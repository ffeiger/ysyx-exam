==> flow/design.v <==
module ysyx_22051086_CSR (
    input clk,
    input rst,
    input [63:0] pc,
    input [11:0] csr_wnum,
    input csr_wen,
    input [63:0] csr_wdata,
    input [63:0] csr_wmask,
    input [11:0] csr_rnum,
    output [63:0] csr_rdata,
    input ecall
);
reg [63:0] MEPC;
reg [63:0] MSTATUS;
reg [63:0] MCAUSE;
reg [63:0] MTVEC;
always @(posedge clk) begin
    if (csr_wen && csr_wnum == 12'h341) 
        MEPC <= csr_wdata | csr_wmask;
    else if(ecall)
        MEPC <= pc;
end
always @(posedge clk) begin
    if(rst)
        MSTATUS <= 64'ha00001800;
    else if (csr_wen && csr_wnum == 12'h300) 
        MSTATUS <= csr_wdata | csr_wmask;
end
always @(posedge clk) begin
    if (csr_wen && csr_wnum == 12'h342) 
        MCAUSE <= csr_wdata | csr_wmask;
    else if(ecall) begin
        MCAUSE[3:0] <= 4'b1011;
    end
end
always @(posedge clk) begin
    if (csr_wen && csr_wnum == 12'h305) 
        MTVEC <= csr_wdata | csr_wmask;
end
assign csr_rdata = (csr_rnum == 12'h341)? MEPC
          : (csr_rnum == 12'h300)? MSTATUS
          : (csr_rnum == 12'h342)? MCAUSE
          : (csr_rnum == 12'h305)? MTVEC
          : 0;
endmodule
From RTL to reports: ysyx_22051086_CSR
The steps from the RTL of ysyx_22051086_CSR to its reports follow in flow order.
Line numbers count from 1 in the design file above.
Operators carry their Yosys type and port widths (W data, S select, Z words).
The mark -- stands for no value.
- top module: ysyx_22051086_CSR
- clock input: clk
- standard-cell library: sky130hd
- library corner: tt_025C_1v80

After elaboration
Yosys after proc, flatten, opt, wreduce and memory -nomap, before mapping. Memory bits, and registers merged into a memory's read port (data or address), are not among the register bits. Print and check cells are not counted. Equal cells are merged and count once.
- eq/ne operators: 8
- mux-type cells at 8
- noted bitwise operators: 1
- reductions and logical operators at 6
- operators with widths (kind ; count):
    $mux W64 ; 6
    $eq A12 B10 Y1 const B ; 8
    $or A64 B64 Y64 ; 1
    $mux W4 ; 2
    $logic_and A1 B1 Y1 ; 4
    $reduce_bool A2 Y1 ; 2
- noted register bits after elaboration: 256
- noted input bits: 220
- output and inout bits: 64
- noted word-level cells: 28

Depth
Depth = most cells in a row (Yosys ltp): at word level without a register or memory, in the mapped netlist without a sequential cell, where the memories' decode and read muxes count.
- word-level depth at 5
- ABC_AREA at 0
- mapped depth at 6
- gate-level depth less buffers: 4

Mapped cells and area
The flow's flattened synthesis, as Yosys stat reports it; memories are mapped. The netlist is that of the ABC_AREA named above (0 if unset); the other value can give another one.
Totals and module areas in this step are rounded.
- cell types (cell ; count ; total area (um^2)):
    sky130_fd_sc_hd__edfxtp_1 ; 192 ; 5765.53
    sky130_fd_sc_hd__dfxtp_1 ; 64 ; 1.28E+03
    sky130_fd_sc_hd__a21oi_1 ; 118 ; 590.566
    sky130_fd_sc_hd__nand2_1 ; 133 ; 499.229
    sky130_fd_sc_hd__a22o_1 ; 55 ; 481.712
    sky130_fd_sc_hd__o2bb2ai_1 ; 55 ; 481.712
    sky130_fd_sc_hd__mux2_2 ; 37 ; 416.65
    sky130_fd_sc_hd__or2_2 ; 58 ; 362.848
    sky130_fd_sc_hd__o21a_1 ; 46 ; 345.331
    sky130_fd_sc_hd__mux2_1 ; 20 ; 225.216
    sky130_fd_sc_hd__clkbuf_1 ; 46 ; 172.666
    sky130_fd_sc_hd__buf_2 ; 22 ; 110.106
    sky130_fd_sc_hd__nor2_1 ; 19 ; 71.318
    sky130_fd_sc_hd__o21ai_1 ; 13 ; 65.062
    sky130_fd_sc_hd__nand2b_1 ; 10 ; 62.56
    sky130_fd_sc_hd__a221o_1 ; 6 ; 60.058
    sky130_fd_sc_hd__a22oi_1 ; 6 ; 45.043
    sky130_fd_sc_hd__a211o_1 ; 4 ; 35.034
Not listed: further types 18, cells in them 41.
- cell count: 945
- mapped area at 0.0114 mm^2
- noted sequential area: 0.00705 mm^2
- mapped flip-flops at 256
- buffer cells at 74

Path before layout
OpenSTA on the mapped netlist: ideal clock, no wires. The path of least setup slack (recovery checks aside). Input and output delay are each 20% of the period. Register names are those of the netlist, which keeps one name where synthesis merged equal registers.
- path kind: in2reg
- start: input port csr_wnum[3]
- end: register MTVEC[0]
- period: 9310 ps
- noted input delay: 1862 ps
- setup time: 579 ps
- noted launch time at the first pin: 1862 ps
- noted arrival time: 7104 ps
- noted data required time: 8731 ps
- path slack: 1627 ps
- noted path delay: 5821 ps
- noted stages on the path: 4
- path buffers at 0
- period reached after synthesis at 7683 ps
"path delay" = arrival - input delay + setup time.
"stages on the path": output pins that drive a net of the path, with the launching flip-flop's if there is one; two outputs of one cell count as two.
"period reached after synthesis" is the clock period less the worst setup slack; recovery checks do not enter. This is arithmetic on one report: input and output delays are still those of the set period (20% each).
Between the ends stands the longest chain of elaborated cells between them, by number of cells; it is not shown to be the way that was timed. Of several equally long chains one is given.
Each line given opens the expression or statement behind the cell; cells for indexed reads and writes are added by Yosys, which also makes memories of some case tables.
- path through: sky130_fd_sc_hd__nor3_1 > sky130_fd_sc_hd__and3_1 > sky130_fd_sc_hd__nand3b_1 > sky130_fd_sc_hd__nor3b_1
- cells in the longest elaborated chain at 2
- noted elaborated cells between the ends (all ways): 2
- source lines of those cells: 1
- classes of those cells: eq/ne (1); reduce/logical (1)
- RTL lines, path post-synthesis (what ; RTL line ; text):
    from (decl) ; 5 ; input [11:0] csr_wnum,
    $eq A12 B10 Y1 ; 37 ; if (csr_wen && csr_wnum == 12'h305)
    $logic_and A1 B1 Y1 ; 37 ;
    to (assign) ; 38 ; MTVEC <= csr_wdata | csr_wmask;
    to (decl) ; 16 ; reg [63:0] MTVEC;

Worst path after layout
From the final timing report of stored run 1: the path of least setup slack in the routed layout; clock arrival at registers is part of the times.
The path's times are printed in steps of 10 ps; the period is the one set.
- path kind: in2out
- start: input port csr_rnum[2]
- end: output port csr_rdata[17]
- period: 8150 ps
- noted input delay: 1630 ps
- output delay: 1630 ps
- noted launch time at the first pin: 1630 ps
- noted arrival time: 4420 ps
- noted data required time: 6520 ps
- path slack: 2100 ps
- noted stages on the path: 7
- path buffers at 3
Between the ends stands the longest chain of elaborated cells between them, by number of cells; it is not shown to be the way that was timed. Of several equally long chains one is given.
- path through: sky130_fd_sc_hd__clkdlybuf4s50_1 > sky130_fd_sc_hd__nor2_4 > sky130_fd_sc_hd__and4_4 > sky130_fd_sc_hd__buf_12 > sky130_fd_sc_hd__o2bb2ai_1 > sky130_fd_sc_hd__a22o_1 > sky130_fd_sc_hd__clkdlybuf4s50_1
- cells in the longest elaborated chain at 5
- noted elaborated cells between the ends (all ways): 8
- source lines of those cells: 4
- classes of those cells: eq/ne (4); mux (4)
- RTL lines, path after layout (what ; RTL line ; text):
    from (decl) ; 9 ; input [11:0] csr_rnum,
    $eq A12 B10 Y1 ; 43 ; : (csr_rnum == 12'h305)? MTVEC
    $mux W64 ; 43 ;
    $mux W64 ; 42 ; : (csr_rnum == 12'h342)? MCAUSE
    $mux W64 ; 41 ; : (csr_rnum == 12'h300)? MSTATUS
    $mux W64 ; 40 ; assign csr_rdata = (csr_rnum == 12'h341)? MEPC
    to (decl) ; 10 ; output [63:0] csr_rdata,

Subject: flow runs of ysyx_22051086_CSR

Hi,

Settings and measured results of 2 stored flow runs for module ysyx_22051086_CSR (sky130hd), not sorted in any way. The constraints put input and output delay at 20% of the set period each and load the outputs with 0.01 pF.
By "time of the worst setup path" is meant the share of the clock period that the worst setup path is allowed (20% is reserved at inputs, 20% at outputs), minus its slack. Clock arrival times at its registers enter into it.
"overall power": no workload was simulated; the value follows from the tool's default switching activity.
"time of the worst setup path" is known to 10 ps.
Values from the reports are rounded here.

Stored run 1
Settings were period_ns = 8.15; CORE_UTILIZATION = 42; SETUP_SLACK_MARGIN = 2.0; PLACE_DENSITY = 0.62; TNS_END_PERCENT = 10; ABC_AREA = 0; GPL_TIMING_DRIVEN = 1; GPL_ROUTABILITY_DRIVEN = 0; CTS_CLUSTER_SIZE = 18; CTS_CLUSTER_DIAMETER = 207; CAP_MARGIN = 20; CORE_MARGIN = 2; SLEW_MARGIN = 20
- noted the Yosys chip area after synthesis: 0.0114 mm^2
- die footprint at 0.0284 mm^2
- standard-cell area of the final layout: 0.0151 mm^2
- worst setup slack after layout: 2100 ps
- overall power at 2.53 mW
- time of the worst setup path: 2790 ps
- worst setup path type: in2out

Stored run 2
Settings were period_ns = 4.77; CORE_UTILIZATION = 62; SETUP_SLACK_MARGIN = 0.09; HOLD_SLACK_MARGIN = -0.1; CORE_ASPECT_RATIO = 1.44; TNS_END_PERCENT = 10; GPL_TIMING_DRIVEN = 0; GPL_ROUTABILITY_DRIVEN = 1; CTS_CLUSTER_SIZE = 72; CAP_MARGIN = 10; SLEW_MARGIN = 25; MIN_ROUTING_LAYER = met2; MAX_ROUTING_LAYER = met4; CORE_MARGIN = 2
- noted the Yosys chip area after synthesis: 0.0114 mm^2
- die footprint at 0.0194 mm^2
- standard-cell area of the final layout: 0.0154 mm^2
- worst setup slack after layout: 42 ps
- overall power at 4.67 mW
- time of the worst setup path: 2820 ps
- worst setup path type: in2out

Regards
